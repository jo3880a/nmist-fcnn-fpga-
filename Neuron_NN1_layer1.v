==> flow/design.v <==
`timescale 1ns/1ns
module Neuron_NN1_layer1 (reset2,clk3,input_features,input_weights,bias,out);
  parameter image_size = 11*11, weight_bit=4, output_bit=4, input_bit=1;
  input [2:0] bias;
  input [(image_size*input_bit) - 1:0]input_features;  
  input [(weight_bit*image_size) - 1:0]input_weights;  
  input clk3,reset2; 
  output reg [output_bit-1:0] out;
  integer i;
  reg signed [(weight_bit) - 1:0] selected_weight; 
  reg signed [(2*input_bit)-1:0] selected_input;
  reg signed [8-1:0] add_result;  
  reg signed [6-1:0] mult_result[image_size-1:0];  
  reg signed [8-1:0] final_add;  
  always @ (posedge clk3)
  begin 
  if (reset2)begin
  out=0;add_result=0;end
  else 
  begin
     for (i=0;i<image_size;i=i+1)
     begin
     selected_weight= input_weights[4*i +:4];  
     selected_input= {1'b0,input_features[i]};
     mult_result[i]= selected_input*selected_weight;
     add_result= add_result + mult_result[i];
     end 
     final_add=add_result+bias;
     if (final_add<=0)
     out=4'b0000;
     else 
     out=final_add[6:3];
     end 
  end
endmodule 
* Step by step through the tools: Neuron_NN1_layer1
What the tools print for Neuron_NN1_layer1, step after step.
Line numbers count from 1 in the design file above.
Library cell names are shortened.
A cell with n/a has no value.
- Top :: Neuron_NN1_layer1
- Clock port :: clk3
- Library :: sky130hd
- Corner :: tt_025C_1v80

* Elaborated design
Yosys after proc, flatten, opt, wreduce and memory -nomap, before mapping. Enables and synchronous resets that opt folds into registers are not counted as muxes. Print and check cells are not counted. Equal cells are merged and count once.
- Flip-flop bits (word level) :: 12
- Latch bits :: 0
- RAM bits :: 0
- Bits in read-only memories :: 0
- Word width x clocked read ports :: 0
- Memory cells :: 0
- Bits of input ports :: 610
- Output and inout port bits :: 4
- Cells after elaboration :: 247
- Add/subtract/negate cells :: 122
- Multiply operators :: 121
- Div/mod/pow operators :: 0
- Magnitude comparators :: 1
- Eq/ne operators :: 0
- Shift-type cells :: 0
- Multiplexer cells :: 0
- Bitwise logic cells :: 0
- Reduce/logical cells :: 1
** Operators with widths (number)
- multiplier 2 x 4 -> 6 bit :: 121
- adder 8 x 6 -> 8 bit :: 121
- <= comparator 8 x 1 -> 1 bit with constant B :: 1
- adder 8 x 3 -> 8 bit :: 1
- OR reduction 2 bit :: 1

* Logic depth
Yosys ltp: most cells in a row. Word level: on the elaborated netlist, between registers, memories and ports. Mapped: between sequential cells and ports; inverters and the memories' decode and read muxes count.
- Word-level depth :: 125
- ABC_AREA :: 0
- Gate-level depth with buffers :: 33
- Depth with buffers taken out :: 33

* After synthesis
Source: synth_stat.txt of the flow (Yosys; design flattened, memories mapped). It holds for the ABC_AREA given above (unset counts as 0); a run with the other value may have another netlist.
** Cell types (number)
- fa_1 :: 554
- ha_1 :: 527
- inv_1 :: 856
- and2_1 :: 434
- xnor2_1 :: 81
- dfxtp_1 :: 12
- nand2_1 :: 60
- xor2_1 :: 14
- a21o_1 :: 13
- a21oi_1 :: 16
- xnor3_1 :: 3
- nor2b_1 :: 7
- xnor3_4 :: 1
- xnor3_2 :: 1
- nor3_1 :: 4
- a31oi_1 :: 3
- a31o_2 :: 2
- xnor2_2 :: 1
Other cell types: 3; their cells: 6.
- Standard cells after synthesis :: 2595
- Synthesis area :: 25345.6 sq um
- Mapped flip-flops :: 12
- Buffers :: 1

* Worst setup path after synthesis
OpenSTA on the mapped netlist: ideal clock, no wires. The path of least setup slack (recovery checks aside). Input and output delay are each 20% of the period. Register names are those of the netlist, which keeps one name where synthesis merged equal registers.
- Kind :: in2reg
- From :: input input_weights[451]
- To :: register out[1]
- Clock period :: 10.6 ns
- Library setup time :: 0.078 ns
- Time at the first pin :: 2.120 ns
- Arrival time :: 11.150 ns
- Setup slack :: -0.628 ns
- Path delay :: 9.108 ns
- Stages :: 32
- Synthesis period reached :: 11.228 ns
"path delay" = arrival - input delay + setup time.
"stages" counts driving pins, that of a launching flip-flop among them; a cell with two outputs on the path counts twice.
"synthesis period reached" = period - worst setup slack (recovery checks aside). The figure is calculated, with input and output delays left at 20% of the set period.
The rows between start and end are the longest chain of elaborated cells between them; the timing report does not say that the signal goes this way. Where chains are equally long, one stands for them.
Each line given opens the expression or statement behind the cell; cells for indexed reads and writes are added by Yosys, which also makes memories of some case tables.
At most two assigning lines are given for a register; there are more.
- Cells stage by stage :: and2_1 > inv_1 > ha_1 > inv_1 > fa_1 > inv_1 > fa_1 > inv_1 > fa_1 > inv_1 > fa_1 > fa_1 > inv_1 > fa_1 > inv_1 > fa_1 > inv_1 > fa_1 > inv_1 > fa_1 > fa_1 > fa_1 > fa_1 > ha_1 > fa_1 > a21o_1 > a21oi_1 > xnor3_4 > xnor3_1 > xnor3_2 > xnor3_1 > nor3_1
- Length of the longest elaborated chain :: 13
** Ends and longest elaborated chain, after synthesis
- start, declared :: line 6 : input [(weight_bit*image_size) - 1:0]input_weights;
- multiplier 2 x 4 -> 6 bit :: line 25 : mult_result[i]= selected_input*selected_weight;
- adder 8 x 6 -> 8 bit x9 :: line 26 : add_result= add_result + mult_result[i];
- adder 8 x 3 -> 8 bit :: line 28 : final_add=add_result+bias;
- <= comparator 8 x 1 -> 1 bit :: line 29 : if (final_add<=0)
- OR reduction 2 bit
- end, assigned :: line 30 : out=4'b0000;
- end, assigned :: line 32 : out=final_add[6:3];
- end, declared :: line 8 : output reg [output_bit-1:0] out;

* Path in the finished layout
From the final timing report of job 1: the path of least setup slack in the routed layout; clock arrival at registers is part of the times.
- Kind :: in2reg
- From :: input input_weights[187]
- To :: register out[1]
- Clock period :: 11.8 ns
- Library setup time :: 0.14 ns
- Time at the first pin :: 2.36 ns
- Arrival time :: 11.32 ns
- Setup slack :: 0.58 ns
- Stages :: 29
The rows between start and end are the longest chain of elaborated cells between them; the timing report does not say that the signal goes this way. Where chains are equally long, one stands for them.
At most two assigning lines are given for a register; there are more.
- Cells stage by stage :: clkdlybuf4s50_1 > and2_4 > ha_4 > ha_4 > inv_2 > fa_1 > inv_2 > fa_1 > fa_1 > fa_1 > inv_2 > fa_1 > inv_2 > fa_1 > fa_1 > fa_1 > fa_1 > fa_1 > inv_2 > fa_1 > inv_2 > fa_2 > a21o_1 > a21oi_2 > xnor3_4 > xnor3_1 > xnor3_2 > xnor3_1 > nor3_2
- Length of the longest elaborated chain :: 79
** Ends and longest elaborated chain, after layout
- start, declared :: line 6 : input [(weight_bit*image_size) - 1:0]input_weights;
- multiplier 2 x 4 -> 6 bit :: line 25 : mult_result[i]= selected_input*selected_weight;
- adder 8 x 6 -> 8 bit x75 :: line 26 : add_result= add_result + mult_result[i];
- adder 8 x 3 -> 8 bit :: line 28 : final_add=add_result+bias;
- <= comparator 8 x 1 -> 1 bit :: line 29 : if (final_add<=0)
- OR reduction 2 bit
- end, assigned :: line 30 : out=4'b0000;
- end, assigned :: line 32 : out=final_add[6:3];
- end, declared :: line 8 : output reg [output_bit-1:0] out;

Hand-over note for Neuron_NN1_layer1

Settings and measured results of 2 stored flow runs for module Neuron_NN1_layer1 (sky130hd), not sorted in any way. The constraints put input and output delay at 20% of the set period each and load the outputs with 0.01 pF.
"reached clock period" = clock period - worst setup slack. The figure is calculated, with input and output delays left at 20% of the set period.
"time used up by the worst setup path" = time allowed to the worst setup path (clock period - input delay - output delay, where it has them) - its slack; a late launch clock adds to it, a late capture clock takes from it.

** Job 1
- Settings :: period_ns=11.8; CORE_UTILIZATION=22; SETUP_SLACK_MARGIN=2.64; PLACE_DENSITY_LB_ADDON=0.23; CELL_PAD_IN_SITES_DETAIL_PLACEMENT=2; GPL_ROUTABILITY_DRIVEN=1; CTS_CLUSTER_SIZE=47; CTS_CLUSTER_DIAMETER=231; CAP_MARGIN=0; MIN_ROUTING_LAYER=met1; MAX_ROUTING_LAYER=met5; CORE_MARGIN=2; SLEW_MARGIN=20
- Reached clock period :: 11.216 ns
- Standard-cell area after routing :: 35749.3 sq um
- Total negative setup slack :: 0.000 ns
- Cell area after synthesis :: 25345.6 sq um
- Time used up by the worst setup path :: 8.86 ns
- Worst setup path kind :: in2reg
- Area inside the die boundary :: 117937.0 sq um
- Worst hold slack in the final report :: 1.197 ns
- Setup slack of the worst path :: 0.584 ns
- Post-layout utilization :: 31.3%

** Job 2
- Settings :: period_ns=13.1; CORE_UTILIZATION=27; CAP_MARGIN=20; CORE_MARGIN=2; SLEW_MARGIN=20
- Reached clock period :: 12.530 ns
- Standard-cell area after routing :: 33121.8 sq um
- Total negative setup slack :: 0.000 ns
- Cell area after synthesis :: 25345.6 sq um
- Time used up by the worst setup path :: 9.91 ns
- Worst setup path kind :: in2reg
- Area inside the die boundary :: 96338.8 sq um
- Worst hold slack in the final report :: 1.102 ns
- Setup slack of the worst path :: 0.570 ns
- Post-layout utilization :: 35.5%

End of note.
