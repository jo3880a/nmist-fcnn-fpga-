==> flow/design.v <==
`timescale 1ns/1ns
module Neuron_NN1_layer2 (reset1,clk3,input_features,input_weights,bias,out);
  parameter hidden_layer = 100, weight_bit=4, output_bit=8, input_bit=4;
  input [2:0] bias;
  input [(input_bit*hidden_layer) - 1:0]input_features;  
  input [(weight_bit*hidden_layer) - 1:0]input_weights;  
  input clk3,reset1;
  output reg [output_bit-1:0] out;
  integer i;
  reg signed [(weight_bit) - 1:0] selected_weight; 
  reg signed [output_bit-1:0] add_result1;  
  reg signed [output_bit-1:0] mult_result[hidden_layer-1:0];  
  reg signed [input_bit:0]selected_input;
  reg signed [output_bit-1:0] final_add;
  always @ (posedge clk3) 
  begin 
  if (reset1)begin
  out=0;add_result1=0;
  end
  else 
  begin
     for (i=0;i<hidden_layer;i=i+1)
     begin
     selected_weight= input_weights[4*i +:4];
     selected_input= {1'b0,input_features[4*i +:4]};
     mult_result[i]= selected_input*selected_weight;
     add_result1= add_result1 + mult_result[i];
     end 
     final_add=add_result1+bias;  
     if (final_add<=0)
     out=8'b00000000;
     else 
     out=final_add;
     end 
  end
endmodule 
======== Reports on Neuron_NN1_layer2 ========
What the tools print for Neuron_NN1_layer2, step after step.
Line numbers count from 1 in the design file above.
Cell names lack the library's common part.
The mark - stands for no value.
design
  design top .............................. Neuron_NN1_layer2
  clock input ............................. clk3
  library ................................. sky130hd
  timing corner ........................... tt_025C_1v80

======== After elaboration ========
Source: Yosys, flattened and elaborated. Widths are those after wreduce. Registers that Yosys merges into a memory's read port (data or address) are not register bits. Print and check cells do not count. Equal cells are merged and count once.
operators by class
  multipliers ............................. 100
  $lt $le $gt $ge ......................... 1
  add/subtract/negate cells ............... 101
  reduce/logical cells .................... 1
operators with widths
  kind                                                     number
  multiplier 5 x 4 -> 8 bit                                100
  adder 8 bit                                              100
  less-or-equal comparator 8 x 1 -> 1 bit with constant B  1
  adder 8 x 3 -> 8 bit                                     1
  OR reduction 2 bit                                       1
word-level totals
  bits of input ports ..................... 805
  output and inout port bits .............. 8
  register bits after elaboration ......... 16
  word-level cells ........................ 205

======== Logic depth ========
Longest topological path by Yosys (ltp), each cell counted once; first at word level (registers and memories cut), then after technology mapping (sequential cells cut; the memories' decode and read muxes count).
depth
  word-level depth ........................ 104
  ABC_AREA ................................ 0
  gate-level depth with buffers ........... 37
  mapped depth without buffers ............ 37

======== Mapped cells and area ========
The flow's flattened synthesis, as Yosys stat reports it; memories are mapped. The netlist is that of the ABC_AREA named above (0 if unset); the other value can give another one.
synthesis totals
  mapped area ............................. 63,492.1 µm²
  buffer cells ............................ 26
  mapped cells ............................ 6,620
  mapped flip-flops ....................... 16
cell types
  type      number
  fa_1      1,713
  inv_1     2,226
  ha_1      627
  and2_1    868
  xnor2_1   268
  nor2b_1   222
  nand2_1   359
  nand2b_1  115
  xnor3_1   17
  xor2_1    43
  nor2_1    91
  dfxtp_1   16
  clkbuf_1  25
  xnor3_2   2
  a21o_1    4
  a21oi_1   6
  xnor2_2   1
  xor2_2    1
Not listed: further types 12, cells in them 16.

======== Path before layout ========
Source: OpenSTA report_checks on the synthesized netlist (no wires, ideal clock, input and output delay 20% of the period each), path of least setup slack; recovery checks are left aside. Register names are those of the netlist, which keeps one name where synthesis merged equal registers.
timing post-synthesis
  path type ............................... input to register
  start ................................... input port input_features[359]
  end ..................................... register out[4]
  period .................................. 13,200 ps
  setup time .............................. 87 ps
  driving pins on the path ................ 34
  slack ................................... 830 ps
  data arrival time ....................... 12,283 ps
  path buffers ............................ 0
  path delay .............................. 9,730 ps
  input delay ............................. 2,640 ps
  data required time ...................... 13,113 ps
  period reached after synthesis .......... 12,370 ps
"path delay" is the arrival time less input delay plus setup time.
"driving pins on the path" counts driving pins, that of a launching flip-flop among them; a cell with two outputs on the path counts twice.
"period reached after synthesis" is the clock period less the worst setup slack; recovery checks do not enter. This is arithmetic on one report: input and output delays are still those of the set period (20% each).
Between the ends stands the longest chain of elaborated cells between them, by number of cells; it is not shown to be the way that was timed. Of several equally long chains one is given.
A line is the first line of the expression or statement that the cell stems from. Yosys adds cells for indexed reads and writes and turns some case tables into memories.
At most two assigning lines are given for a register; there are more.
between the ends, post-synthesis
  cell sequence ........................... and2_1 fa_1 inv_1 fa_1 fa_1 inv_1 fa_1 inv_1 fa_1 inv_1 fa_1 inv_1 fa_1 inv_1 fa_1 inv_1 fa_1 fa_1 inv_1 fa_1 inv_1 fa_1 fa_1 fa_1 inv_1 ha_1 a21o_1 a21oi_1 o21bai_1 a21oi_1 xnor3_2 xnor3_2 xor2_2 nor4b_2
  length of the longest elaborated chain .. 15
  elaborated cells on any way between the ends .. 15
  those cells by class .................... add/sub: 12; mul: 1; compare: 1; reduce/logical: 1
RTL lines, path post-synthesis
  what                                     RTL line  source
  start, declared                          5         input [(input_bit*hidden_layer) - 1:0]input_features;
  multiplier 5 x 4 -> 8 bit                26        mult_result[i]= selected_input*selected_weight;
  adder 8 bit x11                          27        add_result1= add_result1 + mult_result[i];
  adder 8 x 3 -> 8 bit                     29        final_add=add_result1+bias;
  less-or-equal comparator 8 x 1 -> 1 bit  30        if (final_add<=0)
  OR reduction 2 bit                       -
  end, assigned                            31        out=8'b00000000;
  end, assigned                            33        out=final_add;
  end, declared                            8         output reg [output_bit-1:0] out;

======== Worst path after layout ========
Path of least setup slack in the final report of flow run 1 (OpenROAD, finished layout, wires in). Where an end is a register, its clock arrival counts in the times.
The path's times are printed in steps of 10 ps; the period is the one set.
timing post-layout
  path type ............................... input to register
  start ................................... input port input_weights[340]
  end ..................................... register out[4]
  data required time ...................... 17,480 ps
  path buffers ............................ 1
  driving pins on the path ................ 34
  setup time .............................. 90 ps
  data arrival time ....................... 14,210 ps
  slack ................................... 3,270 ps
  period .................................. 17,300 ps
  input delay ............................. 3,460 ps
Between the ends stands the longest chain of elaborated cells between them, by number of cells; it is not shown to be the way that was timed. Of several equally long chains one is given.
At most two assigning lines are given for a register; there are more.
between the ends, post-layout
  cell sequence ........................... clkdlybuf4s50_1 nand2_1 fa_1 inv_1 fa_1 inv_1 fa_1 fa_1 fa_1 inv_1 fa_1 inv_1 fa_1 inv_1 fa_1 inv_1 fa_1 fa_1 inv_1 fa_1 inv_1 fa_1 fa_1 fa_1 inv_1 ha_1 a21o_1 a21oi_2 o21bai_1 a21oi_1 xnor3_2 xnor3_2 xor2_2 nor4b_2
  length of the longest elaborated chain .. 19
  elaborated cells on any way between the ends .. 19
  those cells by class .................... add/sub: 16; mul: 1; compare: 1; reduce/logical: 1
RTL lines, path post-layout
  what                                     RTL line  source
  start, declared                          6         input [(weight_bit*hidden_layer) - 1:0]input_weights;
  multiplier 5 x 4 -> 8 bit                26        mult_result[i]= selected_input*selected_weight;
  adder 8 bit x15                          27        add_result1= add_result1 + mult_result[i];
  adder 8 x 3 -> 8 bit                     29        final_add=add_result1+bias;
  less-or-equal comparator 8 x 1 -> 1 bit  30        if (final_add<=0)
  OR reduction 2 bit                       -
  end, assigned                            31        out=8'b00000000;
  end, assigned                            33        out=final_add;
  end, declared                            8         output reg [output_bit-1:0] out;

Add stored flow runs of Neuron_NN1_layer2

Flow measurements of Neuron_NN1_layer2 on sky130hd: 2 stored runs with different settings, listed in no order. Input and output delays are each 20% of the period that was set; the output load is 0.01 pF.
"clock period achieved" = clock period - worst setup slack. The figure is calculated, with input and output delays left at 20% of the set period.

---- flow run 1 ----
settings
  period_ns = 17.3
  CORE_UTILIZATION = 49
  SETUP_SLACK_MARGIN = 2.93
  PLACE_DENSITY_LB_ADDON = 0.1
  GPL_TIMING_DRIVEN = 1
  GPL_ROUTABILITY_DRIVEN = 1
  SLEW_MARGIN = 5
  MAX_ROUTING_LAYER = met5
  CAP_MARGIN = 20
  CORE_MARGIN = 2
results
  die footprint ........................... 132,471.0 µm²
  cell area after synthesis ............... 63,492.1 µm²
  clock period achieved ................... 14,027 ps
  total negative setup slack .............. 0 ps
  worst slack on setup checks ............. 3,273 ps
  post-layout utilization ................. 0.574

---- flow run 2 ----
settings
  period_ns = 9.41
  CORE_UTILIZATION = 61
  SETUP_SLACK_MARGIN = 0.6
  PLACE_DENSITY_LB_ADDON = 0.01
  HOLD_SLACK_MARGIN = -0.01
  CELL_PAD_IN_SITES_DETAIL_PLACEMENT = 1
  TNS_END_PERCENT = 65
  ABC_AREA = 0
  GPL_TIMING_DRIVEN = 0
  GPL_ROUTABILITY_DRIVEN = 1
  CTS_CLUSTER_DIAMETER = 296
  CAP_MARGIN = 20
  CORE_MARGIN = 2
  SLEW_MARGIN = 20
results
  did not finish, routing stopped with GRT-0116
