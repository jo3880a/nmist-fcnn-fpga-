==> flow/design.v <==
`timescale 1ns / 1ps
module input_rx (
input               clk     ,  
input               sw_0    ,  
input               rst,
input   wire        uart_rxd,  
   output reg input_valid,
output reg [120:0] network_input
);
parameter image_size = 11*11;
parameter CLK_HZ = 100000000;
parameter BIT_RATE =   9600;
parameter PAYLOAD_BITS = 8;
integer count = 0;
wire [PAYLOAD_BITS-1:0]  uart_rx_data;
wire        uart_rx_valid;
wire        uart_rx_break;
reg [120:0] temp;  
reg  [PAYLOAD_BITS-1:0]  led_reg;
assign      led = led_reg;
always @(posedge clk or posedge rst ) begin
    if(rst)
    begin
        count <= 0;
        temp <= 121'b0;
        network_input <= 121'b0;
        input_valid <= 0;
    end
    else if(!sw_0) begin
        count <= 0;
        temp <= 121'b0;
        network_input <= 121'b0;
        input_valid <= 0;
    end
    else if(uart_rx_valid) 
    begin
        if (count < 121)
        begin
            case(uart_rx_data)
            8'h30: temp[count] <= 1'b0;
            8'h31: temp[count] <= 1'b1;
            default: temp[count] <= 1'b0;
            endcase
            count <= count + 1;
        end
        else if(count == 121)
        begin
            network_input <= temp;
            count <= 0;
            input_valid <= 1;
        end
    end
end
uart_rx #(
.BIT_RATE(BIT_RATE),
.PAYLOAD_BITS(PAYLOAD_BITS),
.CLK_HZ  (CLK_HZ  )
) i_uart_rx(
.clk          (clk          ),  
.resetn       (sw_0         ),  
.uart_rxd     (uart_rxd     ),  
.uart_rx_en   (1'b1         ),  
.uart_rx_break(uart_rx_break),  
.uart_rx_valid(uart_rx_valid),  
.uart_rx_data (uart_rx_data )   
);
endmodule
`timescale 1ns / 1ps
module uart_rx(
input  wire       clk          ,  
input  wire       resetn       ,  
input  wire       uart_rxd     ,  
input  wire       uart_rx_en   ,  
output wire       uart_rx_break,  
output wire       uart_rx_valid,  
output reg  [PAYLOAD_BITS-1:0] uart_rx_data    
);
parameter   BIT_RATE        = 9600;  
localparam  BIT_P           = 1_000_000_000 * 1/BIT_RATE;  
parameter   CLK_HZ          =    100_000_000;
localparam  CLK_P           = 1_000_000_000 * 1/CLK_HZ;  
parameter   PAYLOAD_BITS    = 8;
parameter   STOP_BITS       = 1;
localparam       CYCLES_PER_BIT     = BIT_P / CLK_P;
localparam       COUNT_REG_LEN      = 1+$clog2(CYCLES_PER_BIT);
reg rxd_reg;
reg rxd_reg_0;
reg [PAYLOAD_BITS-1:0] recieved_data;
reg [COUNT_REG_LEN-1:0] cycle_counter;
reg [3:0] bit_counter;
reg bit_sample;
reg [2:0] fsm_state;
reg [2:0] n_fsm_state;
localparam FSM_IDLE = 0;
localparam FSM_START= 1;
localparam FSM_RECV = 2;
localparam FSM_STOP = 3;
assign uart_rx_break = uart_rx_valid && ~|recieved_data;
assign uart_rx_valid = fsm_state == FSM_STOP && n_fsm_state == FSM_IDLE;
always @(posedge clk) begin
    if(!resetn) begin
        uart_rx_data  <= {PAYLOAD_BITS{1'b0}};
    end else if (fsm_state == FSM_STOP) begin
        uart_rx_data  <= recieved_data;
    end
end
wire next_bit     = cycle_counter == CYCLES_PER_BIT ||
                        fsm_state       == FSM_STOP && 
                        cycle_counter   == CYCLES_PER_BIT/2;
wire payload_done = bit_counter   == PAYLOAD_BITS  ;
always @(*) begin : p_n_fsm_state
    case(fsm_state)
        FSM_IDLE : n_fsm_state = rxd_reg      ? FSM_IDLE : FSM_START;
        FSM_START: n_fsm_state = next_bit     ? FSM_RECV : FSM_START;
        FSM_RECV : n_fsm_state = payload_done ? FSM_STOP : FSM_RECV ;
        FSM_STOP : n_fsm_state = next_bit     ? FSM_IDLE : FSM_STOP ;
        default  : n_fsm_state = FSM_IDLE;
    endcase
end
integer i = 0;
always @(posedge clk) begin : p_recieved_data
    if(!resetn) begin
        recieved_data <= {PAYLOAD_BITS{1'b0}};
    end else if(fsm_state == FSM_IDLE             ) begin
        recieved_data <= {PAYLOAD_BITS{1'b0}};
    end else if(fsm_state == FSM_RECV && next_bit ) begin
        recieved_data[PAYLOAD_BITS-1] <= bit_sample;
        for ( i = PAYLOAD_BITS-2; i >= 0; i = i - 1) begin
            recieved_data[i] <= recieved_data[i+1];
        end
    end
end
always @(posedge clk) begin : p_bit_counter
    if(!resetn) begin
        bit_counter <= 4'b0;
    end else if(fsm_state != FSM_RECV) begin
        bit_counter <= {COUNT_REG_LEN{1'b0}};
    end else if(fsm_state == FSM_RECV && next_bit) begin
        bit_counter <= bit_counter + 1'b1;
    end
end
always @(posedge clk) begin : p_bit_sample
    if(!resetn) begin
        bit_sample <= 1'b0;
    end else if (cycle_counter == CYCLES_PER_BIT/2) begin
        bit_sample <= rxd_reg;
    end
end
always @(posedge clk) begin : p_cycle_counter
    if(!resetn) begin
        cycle_counter <= {COUNT_REG_LEN{1'b0}};
    end else if(next_bit) begin
        cycle_counter <= {COUNT_REG_LEN{1'b0}};
    end else if(fsm_state == FSM_START || 
                fsm_state == FSM_RECV  || 
                fsm_state == FSM_STOP   ) begin
        cycle_counter <= cycle_counter + 1'b1;
    end
end
always @(posedge clk) begin : p_fsm_state
    if(!resetn) begin
        fsm_state <= FSM_IDLE;
    end else begin
        fsm_state <= n_fsm_state;
    end
end
always @(posedge clk) begin : p_rxd_reg
    if(!resetn) begin
        rxd_reg     <= 1'b1;
        rxd_reg_0   <= 1'b1;
    end else if(uart_rx_en) begin
        rxd_reg     <= rxd_reg_0;
        rxd_reg_0   <= uart_rxd;
    end
end
endmodule
# --- Step by step through the tools: input_rx ---
# What the tools print for input_rx, step after step.
# Line numbers count from 1 in the design file above.
# Cell names lack the library's common part.
setup:
  top: "input_rx"
  clock: "clk"
  library: "sky130hd"
  lib_corner: "tt_025C_1v80"

# --- Elaborated design ---
# Source: Yosys, flattened and elaborated, memories not mapped. Widths are those after wreduce. Registers that Yosys merges into a memory's read port (data or address) are not register bits. Print and check cells do not count. Equal cells are merged and count once.
word_totals:
  out_inout_bits: 122
  reg_bits: 316
  inputBits: 4
op_classes:
  reduce_logical: 14
  n_addsub: 4
  equal: 14
  mux: 21
  shifts: 2
  n_cmp: 1
  bitwise: 5
op_table:
  columns: ["cell", "count"]
  rows:
  - ["two-way mux 121 bit", 8]
  - ["variable shift 1 x 33 -> 121 bit (first input constant)", 2]
  - ["OR 121 bit", 2]
  - ["two-way mux 32 bit", 4]
  - ["AND 121 bit", 1]
  - ["NOT 121 bit", 1]
  - ["negator 32 -> 33 bit", 1]
  - ["adder 32 x 2 -> 32 bit (second input constant)", 1]
  - ["less-than comparator 32 x 8 -> 1 bit (second input constant)", 1]
  - ["== test 32 x 8 -> 1 bit (second input constant)", 1]
  - ["adder 15 x 1 -> 15 bit (second input constant)", 1]
  - ["== test 15 x 13 -> 1 bit (second input constant)", 1]
  - ["== test 15 x 14 -> 1 bit (second input constant)", 1]
  - ["case mux 3 bit (select 4 bit)", 1]
  - ["== test 8 x 6 -> 1 bit (second input constant)", 1]
  - ["inequality test 2 x 1 -> 1 bit (second input constant)", 3]
  - ["OR reduction 2 bit", 3]
  - ["== test 3 x 2 -> 1 bit (second input constant)", 2]
  - ["logical NOT 3 bit", 2]
  - ["two-way mux 1 bit", 6]
  - ["AND reduction 2 bit", 2]
  - ["adder 4 x 1 -> 4 bit (second input constant)", 1]
  - ["== test 4 bit (second input constant)", 1]
  - ["two-way mux 2 bit", 2]
  - ["logical AND 1 bit", 3]
  - ["logical OR 1 bit", 3]
  - ["== test 3 x 1 -> 1 bit (second input constant)", 1]
  - ["inequality test 3 x 1 -> 1 bit (second input constant)", 1]
# Not listed: further kinds 4, cells in them 4.

# --- Logic depth ---
# Yosys ltp: most cells in a row. Word level: on the elaborated netlist, between registers, memories and ports. Mapped: between sequential cells and ports; inverters and the memories' decode and read muxes count.
logic_depth:
  ltp_word: 9
  ABC_AREA: 0
  mapped_depth: 15

# --- Synthesis result ---
# Yosys stat after the flow's synthesis: flattened, memories mapped to cells. It holds for the ABC_AREA given above (unset counts as 0); a run with the other value may have another netlist.
# Totals and module areas in this step are rounded.
types:
  columns: ["type", "count", "type_area_um2"]
  rows:
  - ["dfrtp_1", 275, 6881.6]
  - ["a22o_1", 122, 1.07E+03]
  - ["o21ai_0", 212, 1.06E+03]
  - ["dfxtp_1", 42, 840.806]
  - ["nor2_1", 119, 446.678]
  - ["nand2_1", 95, 356.592]
  - ["xor2_1", 37, 324.061]
  - ["clkbuf_1", 82, 307.795]
  - ["a21oi_1", 45, 225.216]
  - ["xnor2_1", 22, 192.685]
  - ["mux2i_1", 18, 180.173]
  - ["nand3_1", 35, 175.168]
  - ["nor3_1", 27, 135.13]
  - ["nand4_1", 18, 112.608]
  - ["ha_1", 7, 87.584]
  - ["nor4_4", 4, 85.082]
  - ["inv_1", 22, 82.579]
  - ["o211ai_1", 11, 82.579]
# Other cell types: 65; their cells: 194.
synth_totals:
  seq_area_um2: 7722
  cells: 1387
  ff_cells: 317
  buf_cells: 103
  mapped_area_um2: 14100
# By module: a second synthesis without flattening, with its own total; a netlist apart from the flattened one above.
unflattened:
  cells_unflattened: 1800
  area_unflattened_um2: 16110
# Each row is one instance without its submodules.
by_module:
  columns: ["module", "cells", "n_inst", "mod_seq_area_um2", "area_um2"]
  rows:
  - ["input_rx", 1595, 1, 6882, 14200]
  - ["uart_rx", 205, 1, 840.8, 1911]

# --- Timing after synthesis ---
# Source: OpenSTA report_checks on the synthesized netlist (no wires, ideal clock, input and output delay 20% of the period each), path of least setup slack; recovery checks are left aside. Register names are those of the netlist, which keeps one name where synthesis merged equal registers.
synth_timing:
  path_type: "register to register"
  start: "register count[0]"
  end: "register temp[0]"
  t_arrival_ns: 3.511
  delay_ns: 3.589
  required_ns: 3.672
  launch_ns: 0.000
  period_ns: 3.75
  driving_pins: 15
  setup_slack_ns: 0.161
  synth_period_reached_ns: 3.589
# "delay_ns" = arrival - input delay + setup time.
# "driving_pins" counts driving pins, that of a launching flip-flop among them; a cell with two outputs on the path counts twice.
# "synth_period_reached_ns" = period - worst setup slack (recovery checks aside). The figure is calculated, with input and output delays left at 20% of the set period.
# At most two assigning lines are given for a register; there are more.
# Where a signal picks the word or bit written, the line may be left out of the assigning lines.
synth_between:
  path_cell_list: "dfrtp_1 -> clkbuf_1 -> inv_1 -> ha_1 -> or3b_1 -> buf_2 -> nor3_4 -> nor2_2 -> buf_6 -> nor4b_2 -> a21oi_1 -> a311o_1 -> or4_1 -> or4_1 -> a21oi_1"
synth_lines:
  columns: ["item", "line", "text"]
  rows:
  - ["start: declaration", 14, "integer count = 0;"]
  - ["start: assignment", 24, "count <= 0;"]
  - ["start: assignment", 44, "count <= count + 1;"]
  - ["end: assignment", 25, "temp <= 121'b0;"]
  - ["end: assignment", 31, "temp <= 121'b0;"]
  - ["end: declaration", 18, "reg [120:0] temp;"]
# Chain of elaborated cells between the ends: none given.

# --- Worst path after layout ---
# From the final timing report of stored run 1: the path of least setup slack in the routed layout; clock arrival at registers is part of the times.
layout_timing:
  path_type: "register to register"
  start: "register count[7]"
  end: "register temp[0]"
  driving_pins: 10
  launch_ns: 0.53
  setup_slack_ns: 1.45
  t_arrival_ns: 4.30
  required_ns: 5.74
  period_ns: 5.3
# At most two assigning lines are given for a register; there are more.
# Where a signal picks the word or bit written, the line may be left out of the assigning lines.
layout_between:
  path_cell_list: "dfrtp_1 -> nor4_4 -> nand2_1 -> a2111oi_0 -> a311oi_1 -> a221oi_1 -> nand4_1 -> or4_1 -> or4_1 -> a21oi_1"
layout_lines:
  columns: ["item", "line", "text"]
  rows:
  - ["start: declaration", 14, "integer count = 0;"]
  - ["start: assignment", 24, "count <= 0;"]
  - ["start: assignment", 44, "count <= count + 1;"]
  - ["end: assignment", 25, "temp <= 121'b0;"]
  - ["end: assignment", 31, "temp <= 121'b0;"]
  - ["end: declaration", 18, "reg [120:0] temp;"]
# Chain of elaborated cells between the ends: none given.

# input_rx through Yosys and OpenROAD on sky130hd: 2 stored runs, unordered, with their settings and measured results. The constraints put input and output delay at 20% of the set period each and load the outputs with 0.01 pF.
# "period_reached_ns": clock period set for the run, less the worst setup slack. It is reckoned from that one timing run; input and output delays stay at 20% of the period that was set.
# Measured values are rounded.
runs:
  - name: "stored run 1"
    settings:
      period_ns: 5.3
      CORE_UTILIZATION: 58
      SETUP_SLACK_MARGIN: 1.16
      PLACE_DENSITY_LB_ADDON: 0.23
      TNS_END_PERCENT: 80
      ABC_AREA: 0
      GPL_ROUTABILITY_DRIVEN: 0
      CTS_CLUSTER_DIAMETER: 39
      CAP_MARGIN: 20
      CORE_MARGIN: 2
      SLEW_MARGIN: 20
    results:
      final_setup_tns_ns: 0.000
      design.die.area_um2: 25570
      timing.hold.ws_ns: 0.409
      period_reached_ns: 3.854
      ys_area_um2: 14100
      worstSetupSlack_ns: 1.446
      post_route_stdcell_area_um2: 16940
  - name: "stored run 2"
    settings:
      period_ns: 5.0
      CORE_UTILIZATION: 20
      PLACE_DENSITY_LB_ADDON: 0.1
      CORE_MARGIN: 10
      CELL_PAD_IN_SITES_DETAIL_PLACEMENT: 1
      CTS_CLUSTER_SIZE: 42
      MIN_ROUTING_LAYER: "met2"
      CAP_MARGIN: 20
      SLEW_MARGIN: 20
    results:
      final_setup_tns_ns: 0.000
      design.die.area_um2: 81500
      timing.hold.ws_ns: 0.419
      period_reached_ns: 4.214
      ys_area_um2: 14100
      worstSetupSlack_ns: 0.786
      post_route_stdcell_area_um2: 17920
